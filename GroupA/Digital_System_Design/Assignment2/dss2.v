==> flow/design.v <==
module dss2(clk, x, UNLOCK, VG, NG, save);          
input x, clk;
output reg UNLOCK, VG, NG; 
reg [10:1] i;
output reg [10:1] save;
parameter [10:1] si = 10'b0000001101;       
initial begin  
i <= 0;
UNLOCK <= 0;
NG <= 0;
VG <= 0;
end
 always @ (posedge clk) begin 
	if (save[10:1] == si) begin UNLOCK <= 1; end   
	else if (x == si[10-i]) begin save[10-i] <= x; i <= i+1; VG <= 1; NG <= 0; end    
	else if (x != si[10-i]) begin NG <= 1; VG <= 0; end   
 end 
endmodule
---- Reports on dss2 ----
What the tools print for dss2, step after step.
Lines are those of the file above, counted from 1.
Operators carry their Yosys type and port widths (W data, S select, Z words).
Library cell names are shortened.
A cell with - has no value.
design
  top ..................................... dss2
  clock ................................... clk
  library ................................. sky130hd
  timing corner ........................... tt_025C_1v80

---- After elaboration ----
Counts by Yosys on the flattened word-level netlist (proc, flatten, opt, wreduce; memories kept). Register bits leave out memories and registers merged into their read ports (data or address). Print and check cells are left out.
word-level totals
  input bits .............................. 2
  output and inout port bits .............. 13
  register bits ........................... 23
cells by class
  bitwise gates (word level) .............. 4
  equality and inequality tests ........... 3
  multiplexer cells ....................... 2
  add/sub/neg operators ................... 5
  shift operators ......................... 3
  reductions and logical operators ........ 3
operators by type and width
  operator                    count
  $shift A1 B33 Y10           1
  $shift A1 B33 Y10 const A   1
  $sub A32 B1 Y33 const B     1
  $neg A33 Y33                1
  $shiftx A10 B12 Y1 const A  1
  $sub A11 B2 Y12 const B     1
  $sub A4 B10 Y11 const A     1
  $add A10 B1 Y10 const B     1
  $and A10 B10 Y10            1
  $or A10 B10 Y10             1
  $eq A10 B4 Y1 const B       1
  $not A10 Y10                1
  $reduce_and A2 Y1           2
  $reduce_bool A2 Y1          1
  $mux W1                     2
  $eq A1 B1 Y1                1
  $ne A1 B1 Y1                1
  $not A1 Y1                  1

---- Longest topological paths ----
Depth = most cells in a row (Yosys ltp): at word level without a register or memory, in the mapped netlist without a sequential cell, where the memories' decode and read muxes count.
depth
  depth in word-level cells ............... 7
  ABC_AREA ................................ 0
  mapped depth ............................ 15

---- Netlist ----
Yosys stat after the flow's synthesis: flattened, memories mapped to cells. It holds for the ABC_AREA given above (unset counts as 0); a run with the other value may have another netlist.
cells by type
  cell type  count  total area (sq um)
  edfxtp_1   23     690.662
  ha_1       10     125.12
  xnor2_1    14     122.618
  mux2_2     9      101.347
  xor2_1     7      61.309
  nand2_1    16     60.058
  nor2_1     13     48.797
  nand3_1    8      40.038
  nor3_1     8      40.038
  nand4_1    6      37.536
  nor4_1     5      31.28
  inv_1      8      30.029
  a2111oi_4  1      27.526
  o32ai_4    1      27.526
  nor4b_1    3      26.275
  buf_6      2      22.522
  o211ai_1   3      22.522
  o21ai_0    4      20.019
Other cell types: 32; their cells: 48.
synthesis totals
  area of sequential cells ................ 690.7 sq um
  buffer cells ............................ 11
  flip-flop cells ......................... 23
  cell area after synthesis ............... 1,873.0 sq um
  cells in the netlist .................... 189

---- Worst setup path after synthesis ----
Path of least setup slack by OpenSTA after synthesis, without wires, with an ideal clock, recovery checks aside; 20% of the period is set as input and as output delay. Where synthesis merged equal registers, the netlist keeps one of their names.
path post-synthesis
  kind .................................... reg2reg
  from .................................... register i[2]
  to ...................................... register save[10]
  data required time ...................... 4.190 ns
  path buffers ............................ 1
  stages .................................. 15
  period .................................. 4.45 ns
  arrival time ............................ 4.199 ns
  setup time .............................. 0.260 ns
  launch time at the first pin ............ 0.000 ns
  path delay .............................. 4.459 ns
  slack ................................... -0.009 ns
  synthesis period reached ................ 4.459 ns
"path delay" = arrival - input delay + setup time.
"stages": output pins that drive a net of the path, with the launching flip-flop's if there is one; two outputs of one cell count as two.
"synthesis period reached" is the clock period less the worst setup slack; recovery checks do not enter. This is arithmetic on one report: input and output delays are still those of the set period (20% each).
Between the ends stands the longest chain of elaborated cells between them, by number of cells; it is not shown to be the way that was timed. Of several equally long chains one is given.
Each line given opens the expression or statement behind the cell; cells for indexed reads and writes are added by Yosys, which also makes memories of some case tables.
Lines with a computed index may be missing from the assigning lines.
The path ends at the data pin of a flip-flop with enable; ways to the enable are not counted.
between the ends, post-synthesis
  cells stage by stage .................... edfxtp_1 > ha_1 > clkbuf_1 > o21a_1 > or3_1 > a211o_1 > a211oi_1 > nand2_1 > ha_1 > or4b_2 > nor4_1 > and2_1 > nand4_1 > nor4b_1 > mux2_2
  length of the longest elaborated chain .. 7
  elaborated cells between the ends (all ways) .. 8
  classes of those cells .................. add/sub (3); shift (2); logic (3)
ends and longest elaborated chain, post-synthesis
  item               line  text
  start, declared    4     reg [10:1] i;
  start, assigned    15    else if (x == si[10-i]) begin save[10-i] <= x; i <= i+1; VG <= 1; NG <= 0; end
  $sub A4 B10 Y11    15
  $sub A32 B1 Y33    15
  $neg A33 Y33       15
  $shift A1 B33 Y10  15
  $not A10 Y10       15
  $and A10 B10 Y10   15
  $or A10 B10 Y10    15
  end, declared      5     output reg [10:1] save;

---- Path in the finished layout ----
Path of least setup slack in the final report of job 1 (OpenROAD, finished layout, wires in). Where an end is a register, its clock arrival counts in the times.
path after layout
  kind .................................... reg2reg
  from .................................... register i[2]
  to ...................................... register save[2]
  arrival time ............................ 4.41 ns
  slack ................................... 1.05 ns
  setup time .............................. 0.24 ns
  data required time ...................... 5.46 ns
  path buffers ............................ 1
  launch time at the first pin ............ 0.28 ns
  stages .................................. 15
  period .................................. 5.42 ns
Between the ends stands the longest chain of elaborated cells between them, by number of cells; it is not shown to be the way that was timed. Of several equally long chains one is given.
Lines with a computed index may be missing from the assigning lines.
The path ends at the data pin of a flip-flop with enable; ways to the enable are not counted.
between the ends, after layout
  cells stage by stage .................... edfxtp_1 > ha_4 > o21a_1 > or3_1 > a211o_1 > a211oi_4 > nand2_1 > ha_1 > or4b_2 > nor4_2 > and2_1 > nand4_1 > buf_4 > nor4_2 > mux2_2
  length of the longest elaborated chain .. 7
  elaborated cells between the ends (all ways) .. 8
  classes of those cells .................. add/sub (3); shift (2); logic (3)
ends and longest elaborated chain, after layout
  item               line  text
  start, declared    4     reg [10:1] i;
  start, assigned    15    else if (x == si[10-i]) begin save[10-i] <= x; i <= i+1; VG <= 1; NG <= 0; end
  $sub A4 B10 Y11    15
  $sub A32 B1 Y33    15
  $neg A33 Y33       15
  $shift A1 B33 Y10  15
  $not A10 Y10       15
  $and A10 B10 Y10   15
  $or A10 B10 Y10    15
  end, declared      5     output reg [10:1] save;

Memo
Re: implementation data of dss2

2 stored runs of dss2 in the flow (synthesis by Yosys, layout by OpenROAD, sky130hd cells), in arbitrary order. Constraints: input delay and output delay 20% of the set period each, output load 0.01 pF.
"reached clock period": clock period set for the run, less the worst setup slack. It is reckoned from that one timing run; input and output delays stay at 20% of the period that was set.
"critical path time" is the time allowed to the run's worst setup path (the clock period less input and output delay, where it has them) less its slack. Clock arrival times count: a late capture clock shortens it, a late launch clock lengthens it.
"power consumption" rests on the timing tool's default activity at the inputs, not on a simulated workload.

======== job 1 ========
==> flow/run.sh <==
#!/bin/bash
# the make line also repeats the synthesis and layout settings of config.mk as NAME=value (left out here)
make -C /OpenROAD-flow-scripts/flow DESIGN_CONFIG=/design/flow/config.mk WORK_HOME=/design/flow/orfs CLKGATE_MAP_FILE= finish
==> flow/config.mk <==
export PLATFORM = sky130hd
export DESIGN_NAME = dss2
export DESIGN_NICKNAME = dss2
export VERILOG_FILES = /design/flow/design.v
export SDC_FILE = /design/flow/constraint.sdc
export NUM_CORES = 4
export LEC_CHECK = 0
export CAP_MARGIN = 20
export CELL_PAD_IN_SITES_GLOBAL_PLACEMENT = 0
export CORE_ASPECT_RATIO = 1.75
export CORE_MARGIN = 2
export CORE_UTILIZATION = 55
export GPL_ROUTABILITY_DRIVEN = 1
export PLACE_DENSITY_LB_ADDON = 0.02
export SETUP_SLACK_MARGIN = 0.88
export SLEW_MARGIN = 0
==> flow/constraint.sdc <==
create_clock -name core_clock -period 5.42 [get_ports {clk}]
set_input_delay 1.0840 -clock core_clock [delete_from_list [all_inputs] [get_ports {clk}]]
set_output_delay 1.0840 -clock core_clock [all_outputs]
set_load 0.01 [all_outputs]

-------- measured, job 1 --------
  critical path time ...................... 4.37 ns
  critical path kind ...................... reg2reg
  setup slack of the worst path ........... 1.050 ns
  reached clock period .................... 4.370 ns
  utilization of the finished layout ...... 66.3 %
  worst hold slack in the final report .... 0.610 ns
  area of the die ......................... 3,906.9 sq um
  power consumption ....................... 1,241 µW
  cell area after synthesis ............... 1,873.0 sq um
  standard-cell area of the final layout .. 2,207.1 sq um
  final setup TNS ......................... 0.000 ns

======== job 2 ========
==> flow/run.sh <==
#!/bin/bash
# the make line also repeats the synthesis and layout settings of config.mk as NAME=value (left out here)
make -C /OpenROAD-flow-scripts/flow DESIGN_CONFIG=/design/flow/config.mk WORK_HOME=/design/flow/orfs CLKGATE_MAP_FILE= finish
==> flow/config.mk <==
export PLATFORM = sky130hd
export DESIGN_NAME = dss2
export DESIGN_NICKNAME = dss2
export VERILOG_FILES = /design/flow/design.v
export SDC_FILE = /design/flow/constraint.sdc
export NUM_CORES = 4
export LEC_CHECK = 0
export CAP_MARGIN = 20
export CELL_PAD_IN_SITES_DETAIL_PLACEMENT = 0
export CELL_PAD_IN_SITES_GLOBAL_PLACEMENT = 2
export CORE_MARGIN = 10
export CORE_UTILIZATION = 39
export MIN_ROUTING_LAYER = met1
export PLACE_DENSITY_LB_ADDON = 0.18
export SETUP_SLACK_MARGIN = 0.64
export SLEW_MARGIN = 25
export TNS_END_PERCENT = 45
==> flow/constraint.sdc <==
create_clock -name core_clock -period 2.83 [get_ports {clk}]
set_input_delay 0.5660 -clock core_clock [delete_from_list [all_inputs] [get_ports {clk}]]
set_output_delay 0.5660 -clock core_clock [all_outputs]
set_load 0.01 [all_outputs]

-------- measured, job 2 --------
  final setup TNS ......................... -11.609 ns
  critical path time ...................... 4.07 ns
  critical path kind ...................... reg2reg
  worst hold slack in the final report .... 0.616 ns
  power consumption ....................... 3,248 µW
  cell area after synthesis ............... 1,873.0 sq um
  standard-cell area of the final layout .. 2,810.2 sq um
  utilization of the finished layout ...... 59.9 %
  reached clock period .................... 4.067 ns
  setup slack of the worst path ........... -1.237 ns
  area of the die ......................... 7,974.5 sq um
